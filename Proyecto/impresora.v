==> flow/design.v <==
module flipflop(input CLK, reset, input D, output reg Q);
always @ (posedge CLK, posedge reset) begin
	if(reset) begin
		Q <= 0;
	end
	else
		Q <= D;
	end
endmodule
module antirebote(input wire prendido, boton, clk, reset, output y);
	wire s0, s1;
	wire sf0, sf1;
	assign	sf1 = boton;
	assign	sf0 = s1 & (~boton);
	flipflop	U1(clk, reset, sf0, s0);
	flipflop	U2(clk, reset, sf1, s1);
	assign	y = s0 & prendido;
endmodule
module escaner(input wire antirebote, clk, reset, input wire[0:1]ajustes, output imp_color, negro, escaner);
	wire s0, s1;
	wire sf0, sf1;
	assign	sf1 = ( ~s0 & ajustes[1] & antirebote ) | (antirebote & ~s0 & ~ajustes[0]) | (s1);
	assign	sf0 = s0 | (antirebote & ajustes[0] & ~s0);
	flipflop	U1(clk, reset, sf0, s0);
	flipflop	U2(clk, reset, sf1, s1);
	assign	imp_color = s0 & s1;
	assign	negro = s0 & ~s1;
	assign	escaner = ~s0 & s1;
endmodule
module bandera(input wire prendido, boton, clk, reset, output y);
	wire s0, s1;
	wire sf0, sf1;
	assign	sf0 = (s0 & boton) | (s1);
	assign	sf1 = boton & ~s0 & ~s1;
	flipflop	U1(clk, reset, sf0, s0);
	flipflop	U2(clk, reset, sf1, s1);
	assign	y = s1 & prendido;
endmodule
module tinta(input wire imprimir, prendido, clk, reset, output error, output wire[0:6]y);
	wire s0, s1, s2, s3;
	wire sf0, sf1, sf2, sf3;
	assign	sf0 = (imprimir & s1 & s2 & s3) | s0;
	assign	sf1 = (imprimir & s2 & s3) | s1;
	assign	sf2 = (imprimir & ~s2 & s3) | (~imprimir & s2) | (imprimir & s1 & s2 & s3) | (s2 & ~s3);
	assign	sf3 = (imprimir & s1 & s2 & s3) | (imprimir & ~s3) | (~imprimir & s3);
	flipflop	U1(clk, reset, sf0, s0);
	flipflop	U2(clk, reset, sf1, s1);
	flipflop	U3(clk, reset, sf2, s2);
	flipflop	U4(clk, reset, sf3, s3);
	assign	error = s0;
	assign	y[0] = prendido & ((~s1 & s3) | (s1 & ~s2) | (~s1 & s2 & ~s3));
	assign 	y[1] = prendido & ((~s1 & s2 & ~s3) | (s2 & s3) | (~s1 & ~s2 & s3));
	assign 	y[2] = prendido & ((~s2 & ~s3) | (~s1 & s2 & ~s3) | (~s1 & ~s2 & s3) | (s1 & s3));
	assign	y[3] = prendido & ((s1 & s2) | (~s2 & ~s3) | (s2 & s3) | (s1 & s3));
	assign	y[4] = prendido & ((~s1 & ~s2 & s3) | (s1 & s3));
	assign 	y[5] = prendido & ((s1 & ~s2) | (~s1 & s2 & ~s3) | (~s1 & ~s2 & s3) | (s1 & s3));
	assign 	y[6] = prendido & ((s1 & s2) | (~s2 & ~s3) | (~s1 & s2 & ~s3) | (s2 & s3) | (~s1 & ~s2 & s3));
endmodule
module impresora(input wire error, color, clk, reset, input wire[0:1]pagina, output imprimir, fin);
	wire s0, s1, s2, s3;
	wire sf0, sf1, sf2, sf3;
	assign	sf0 = (~s0 & ~s2 & s3 & error) | (~s0 & ~s1 & s2) | (s0 & s1) | (~s0 & s1 & ~s3);
	assign	sf1 = (~s0 & ~s1 & ~s2 & color & pagina[1] & pagina[0]) | (s0 & ~s1 & s2 & s3) | (~s0 & s2 & ~s3 & error)  | (~s0 & ~s2 & s3 & error) | (~s0 & ~s2 & s3 & ~error)  | (~s0 & s2 & s3 & error) | (s1 & error) | (~s0 & s1 & s3);
	assign	sf2 = (~s0 & ~s2 & ~s3 & color & pagina[1] & ~pagina[0]) | (~s0 & ~s2 & ~s3 & color & ~pagina[1] & pagina[0]) | (s0 & ~s1 & ~s2 & s3) | (~s0 & ~s2 & s3 & ~error) | (s0 & s2 & ~s3) | (~s0 & s2 & s3 & error) | (s1 & s2) | (~s0 & s1 & ~s3) | (~s0 & s1 & s3);
	assign	sf3 = (~s1 & ~s2 & ~s3 & color & ~pagina[0]) | (~s0 & s2 & ~s3 & error) | (s0 & ~s1 & ~s3) | (~s0 & s3 & ~error) | (~s0 & s1 & error) | (s1 & s3);
	flipflop	U1(clk, reset, sf0, s0);
	flipflop	U2(clk, reset, sf1, s1);
	flipflop	U3(clk, reset, sf2, s2);
	flipflop	U4(clk, reset, sf3, s3);
	assign	fin = ~s0 & s1 & s2 & s3;
	assign	imprimir = s0 & ~s1;
endmodule
module	senales(input wire prendido, color, escanear, imprimir, input wire[0:1]ajustes_escaner, input wire reset, clk, rellenar_color, rellenar_negro, input wire[0:1]paginas, output wire  esc_escaner, fin_color, fin_negro, output wire[0:6]display1, output wire[0:6]display2);
	wire	b_escanear, b_imprimir, esc_color, esc_negro, senal_negra, senal_color, senal_contador_n, senal_contador_c, imprimir1_c, imprimir1_n, error1, error2;
	antirebote	antirebote_escaner(prendido, escanear, clk, reset, b_escanear);
	escaner 	escaner(b_escanear, clk, reset, ajustes_escaner, esc_color, esc_negro, esc_escaner);
	bandera		mandar_imprimir_color(prendido, esc_color, clk, reset, imprimir1_c);
	bandera		mandar_imprimir_negro(prendido, esc_negro, clk, reset, imprimir1_n);
	antirebote	antirebote_impresora(prendido, imprimir, clk, reset, b_imprimir);
	assign	negro_imp = b_imprimir & ~color;
	assign	color_imp = b_imprimir & color;
	assign	senal_negra = imprimir1_n | negro_imp;
	assign	senal_color = imprimir1_c | color_imp;
	assign	senal_contador_n = senal_negra | imprimirr_n;
	assign	senal_contador_c = senal_color | imprimirr_c;
	impresora 	impresoracolor(error1, senal_color, clk, reset, paginas, imprimirr_c, fin_color);
	tinta		tintacolor(senal_contador_c, prendido, clk, rellenar_color, error1, display1);
	impresora 	impresoranegra(error2, senal_negra, clk, reset, paginas, imprimirr_n, fin_negro);
	tinta		tintanegra(senal_contador_n, prendido, clk, rellenar_negro, error2, display2);
endmodule
== Tool chain data of senales ==
The steps from the RTL of senales to its reports follow in flow order.
Lines are those of the file above, counted from 1.
Library cell names are shortened.
A cell with -- has no value.
Set-up
  top module: senales
  clock: clk
  cell library: sky130hd
  library corner: tt_025C_1v80

== Word level ==
Yosys after proc, flatten, opt, wreduce and memory -nomap, before mapping. Enables and synchronous resets that opt folds into registers are not counted as muxes. Memory bits, and registers merged into a memory's read port (data or address), are not among the register bits. Print and check cells are not counted. Equal cells are merged and count once.
Cells by class
  bitwise gates (word level): 302
Operators with widths (number)
  1-bit AND: 169
  1-bit OR: 103
  1-bit NOT: 30
Bit counts
  input bits: 12
  elaborated cells: 328
  flip-flop bits (word level): 26
  output and inout port bits: 17

== Depth ==
Depth = most cells in a row (Yosys ltp): at word level without a register or memory, in the mapped netlist without a sequential cell, where the memories' decode and read muxes count.
Depth
  word-level depth: 14
  ABC_AREA: 0
  depth in mapped cells: 5
  depth with buffers taken out: 4

== After synthesis ==
Source: synth_stat.txt of the flow (Yosys; design flattened, memories mapped). It holds for the ABC_AREA given above (unset counts as 0); a run with the other value may have another netlist.
Cells by type
  dfrtp_1: number 26, area in all 650.624 µm²
  a21oi_1: number 14, area in all 70.067 µm²
  o21ai_0: number 13, area in all 65.062 µm²
  nand2b_1: number 10, area in all 62.56 µm²
  nor2b_1: number 10, area in all 62.56 µm²
  nand2_1: number 14, area in all 52.55 µm²
  clkbuf_1: number 13, area in all 48.797 µm²
  mux2_2: number 4, area in all 45.043 µm²
  nor2_1: number 12, area in all 45.043 µm²
  a31o_2: number 4, area in all 35.034 µm²
  inv_1: number 9, area in all 33.782 µm²
  and3_1: number 5, area in all 31.28 µm²
  a21o_1: number 4, area in all 30.029 µm²
  xor2_1: number 3, area in all 26.275 µm²
  o21bai_1: number 3, area in all 22.522 µm²
  mux2i_1: number 2, area in all 20.019 µm²
  nor3_1: number 4, area in all 20.019 µm²
  o311ai_1: number 2, area in all 17.517 µm²
Other cell types: 21; their cells: 25.
Synthesis totals
  flip-flop cells: 26
  mapped cells: 177
  mapped area: 1516.5 µm²
  buffer cells: 15
  sequential area: 650.6 µm²
The figures by module come from a second, unflattened synthesis with its own total; it is not the netlist above.
Unflattened totals
  cells (unflattened synthesis): 203
  area (unflattened synthesis): 1750.4 µm²
Rows give one instance, submodules left out.
By module
  flipflop: instances 26, cells 2, area 28.8 µm², seq. area 25.0 µm²
  impresora: instances 2, cells 34, area 221.5 µm², seq. area 0.0 µm²
  tinta: instances 2, cells 30, area 195.2 µm², seq. area 0.0 µm²
  bandera: instances 2, cells 3, area 26.3 µm², seq. area 0.0 µm²
  escaner: instances 1, cells 8, area 42.5 µm², seq. area 0.0 µm²
  antirebote: instances 2, cells 2, area 20.0 µm², seq. area 0.0 µm²
  senales: instances 1, cells 5, area 33.8 µm², seq. area 0.0 µm²

== Timing after synthesis ==
OpenSTA on the mapped netlist: ideal clock, no wires. The path of least setup slack (recovery checks aside). Input and output delay are each 20% of the period. Register names are those of the netlist, which keeps one name where synthesis merged equal registers.
Path post-synthesis
  path type: register to output
  start point: reg tintacolor.U4.Q
  end point: out display1[5]
  path buffers: 1
  delay of the path: 1.093 ns
  slack: 0.075 ns
  period: 1.46 ns
  launch time at the first pin: 0.000 ns
  arrival: 1.093 ns
  driving pins on the path: 6
  output delay: 0.292 ns
  data required time: 1.168 ns
  synthesis period reached: 1.385 ns
"delay of the path" = arrival - input delay + setup time.
A path that ends at an output port has no setup time.
"driving pins on the path" counts driving pins, that of a launching flip-flop among them; a cell with two outputs on the path counts twice.
"synthesis period reached" is the clock period less the worst setup slack; recovery checks do not enter. This is arithmetic on one report: input and output delays are still those of the set period (20% each).
Between the ends stands the longest chain of elaborated cells between them, by number of cells; it is not shown to be the way that was timed. Of several equally long chains one is given.
A line is the first line of the expression or statement that the cell stems from. Yosys adds cells for indexed reads and writes and turns some case tables into memories.
On the way, post-synthesis
  cells stage by stage: dfrtp_1 -> clkbuf_1 -> nand2b_1 -> a21oi_1 -> a21oi_1 -> nor2_1
  length of the longest elaborated chain: 6
  elaborated cells on any way between the ends: 8
  classes of those cells: logic: 8
RTL lines, path post-synthesis
  start: declaration: line 1  | module flipflop(input CLK, reset, input D, output reg Q);
  start: assignment: line 4  | Q <= 0;
  start: assignment: line 7  | Q <= D;
  1-bit NOT: line 56  | assign y[5] = prendido & ((s1 & ~s2) | (~s1 & s2 & ~s3) | (~s1 & ~s2 & s3) | (s1 & s3));
  1-bit AND: line 56
  1-bit OR x3: line 56
  1-bit AND: line 56
  end: declaration: line 73  | module senales(input wire prendido, color, escanear, imprimir, input wire[0:1]ajustes_escaner, input wire rese ...

== Worst path after layout ==
Path of least setup slack in the final report of flow run B (OpenROAD, finished layout, wires in). Where an end is a register, its clock arrival counts in the times.
Path after layout
  path type: register to output
  start point: reg impresoranegra.U4.Q
  end point: out fin_negro
  output delay: 0.46 ns
  path buffers: 1
  data required time: 1.84 ns
  launch time at the first pin: 0.26 ns
  arrival: 1.69 ns
  driving pins on the path: 4
  slack: 0.15 ns
  period: 2.3 ns
Between the ends stands the longest chain of elaborated cells between them, by number of cells; it is not shown to be the way that was timed. Of several equally long chains one is given.
On the way, after layout
  cells stage by stage: dfrtp_1 -> nor2b_1 -> and3_1 -> clkdlybuf4s50_1
  length of the longest elaborated chain: 1
  elaborated cells on any way between the ends: 1
  source lines of those cells: 1
  classes of those cells: logic: 1
RTL lines, path after layout
  start: declaration: line 1  | module flipflop(input CLK, reset, input D, output reg Q);
  start: assignment: line 4  | Q <= 0;
  start: assignment: line 7  | Q <= D;
  1-bit AND: line 70  | assign fin = ~s0 & s1 & s2 & s3;
  end: declaration: line 73  | module senales(input wire prendido, color, escanear, imprimir, input wire[0:1]ajustes_escaner, input wire rese ...

==> results <==
Below are 2 stored runs of the flow (Yosys, OpenROAD; platform sky130hd) on senales, each with its settings and what was measured, unordered. Constraints: input delay and output delay 20% of the set period each, output load 0.01 pF.
"achieved clock period (ns)" is the run's clock period less its worst setup slack. It is reckoned from that one timing run; input and output delays stay at 20% of the period that was set.
"worst setup path time (ns)": the worst setup path's part of the clock period (all of it between registers, 20% less for each end at a port) less its slack. A launch clock that arrives late makes it longer, a capture clock that arrives late makes it shorter.
"finish__power__total" rests on the timing tool's default activity at the inputs, not on a simulated workload.

Flow files of flow run A
==> flow/run.sh <==
#!/bin/bash
# the make line also repeats the synthesis and layout settings of config.mk as NAME=value (left out here)
make -C /OpenROAD-flow-scripts/flow DESIGN_CONFIG=/design/flow/config.mk WORK_HOME=/design/flow/orfs CLKGATE_MAP_FILE= finish
==> flow/config.mk <==
export PLATFORM = sky130hd
export DESIGN_NAME = senales
export DESIGN_NICKNAME = senales
export VERILOG_FILES = /design/flow/design.v
export SDC_FILE = /design/flow/constraint.sdc
export NUM_CORES = 4
export LEC_CHECK = 0
export ABC_AREA = 0
export CAP_MARGIN = 5
export CELL_PAD_IN_SITES_DETAIL_PLACEMENT = 2
export CORE_MARGIN = 2
export CORE_UTILIZATION = 36
export CTS_CLUSTER_DIAMETER = 209
export CTS_CLUSTER_SIZE = 20
export GPL_TIMING_DRIVEN = 1
export MAX_ROUTING_LAYER = met5
export PLACE_DENSITY_LB_ADDON = 0.23
export SLEW_MARGIN = 20
==> flow/constraint.sdc <==
create_clock -name core_clock -period 1.47 [get_ports {clk}]
set_input_delay 0.2940 -clock core_clock [delete_from_list [all_inputs] [get_ports {clk}]]
set_output_delay 0.2940 -clock core_clock [all_outputs]
set_load 0.01 [all_outputs]

report of flow run A: did not finish, cts, DPL-0033

Flow files of flow run B
==> flow/run.sh <==
#!/bin/bash
# the make line also repeats the synthesis and layout settings of config.mk as NAME=value (left out here)
make -C /OpenROAD-flow-scripts/flow DESIGN_CONFIG=/design/flow/config.mk WORK_HOME=/design/flow/orfs CLKGATE_MAP_FILE= finish
==> flow/config.mk <==
export PLATFORM = sky130hd
export DESIGN_NAME = senales
export DESIGN_NICKNAME = senales
export VERILOG_FILES = /design/flow/design.v
export SDC_FILE = /design/flow/constraint.sdc
export NUM_CORES = 4
export LEC_CHECK = 0
export CAP_MARGIN = 20
export CORE_MARGIN = 2
export CORE_UTILIZATION = 40
export SLEW_MARGIN = 20
==> flow/constraint.sdc <==
create_clock -name core_clock -period 2.3 [get_ports {clk}]
set_input_delay 0.4600 -clock core_clock [delete_from_list [all_inputs] [get_ports {clk}]]
set_output_delay 0.4600 -clock core_clock [all_outputs]
set_load 0.01 [all_outputs]

report of flow run B
yosys chip area after synthesis (um^2): 1516.5
finish__design__die__area: 4299.4
finish__design__instance__area__stdcell: 1939.4
finish__design__instance__utilization: 0.5297
finish__timing__setup__ws: 0.148
finish__timing__setup__tns: 0.000
finish__timing__hold__ws: 0.369
finish__power__total: 1.691e-03
achieved clock period (ns): 2.152
worst setup path time (ns): 1.69
worst setup path kind: register to output
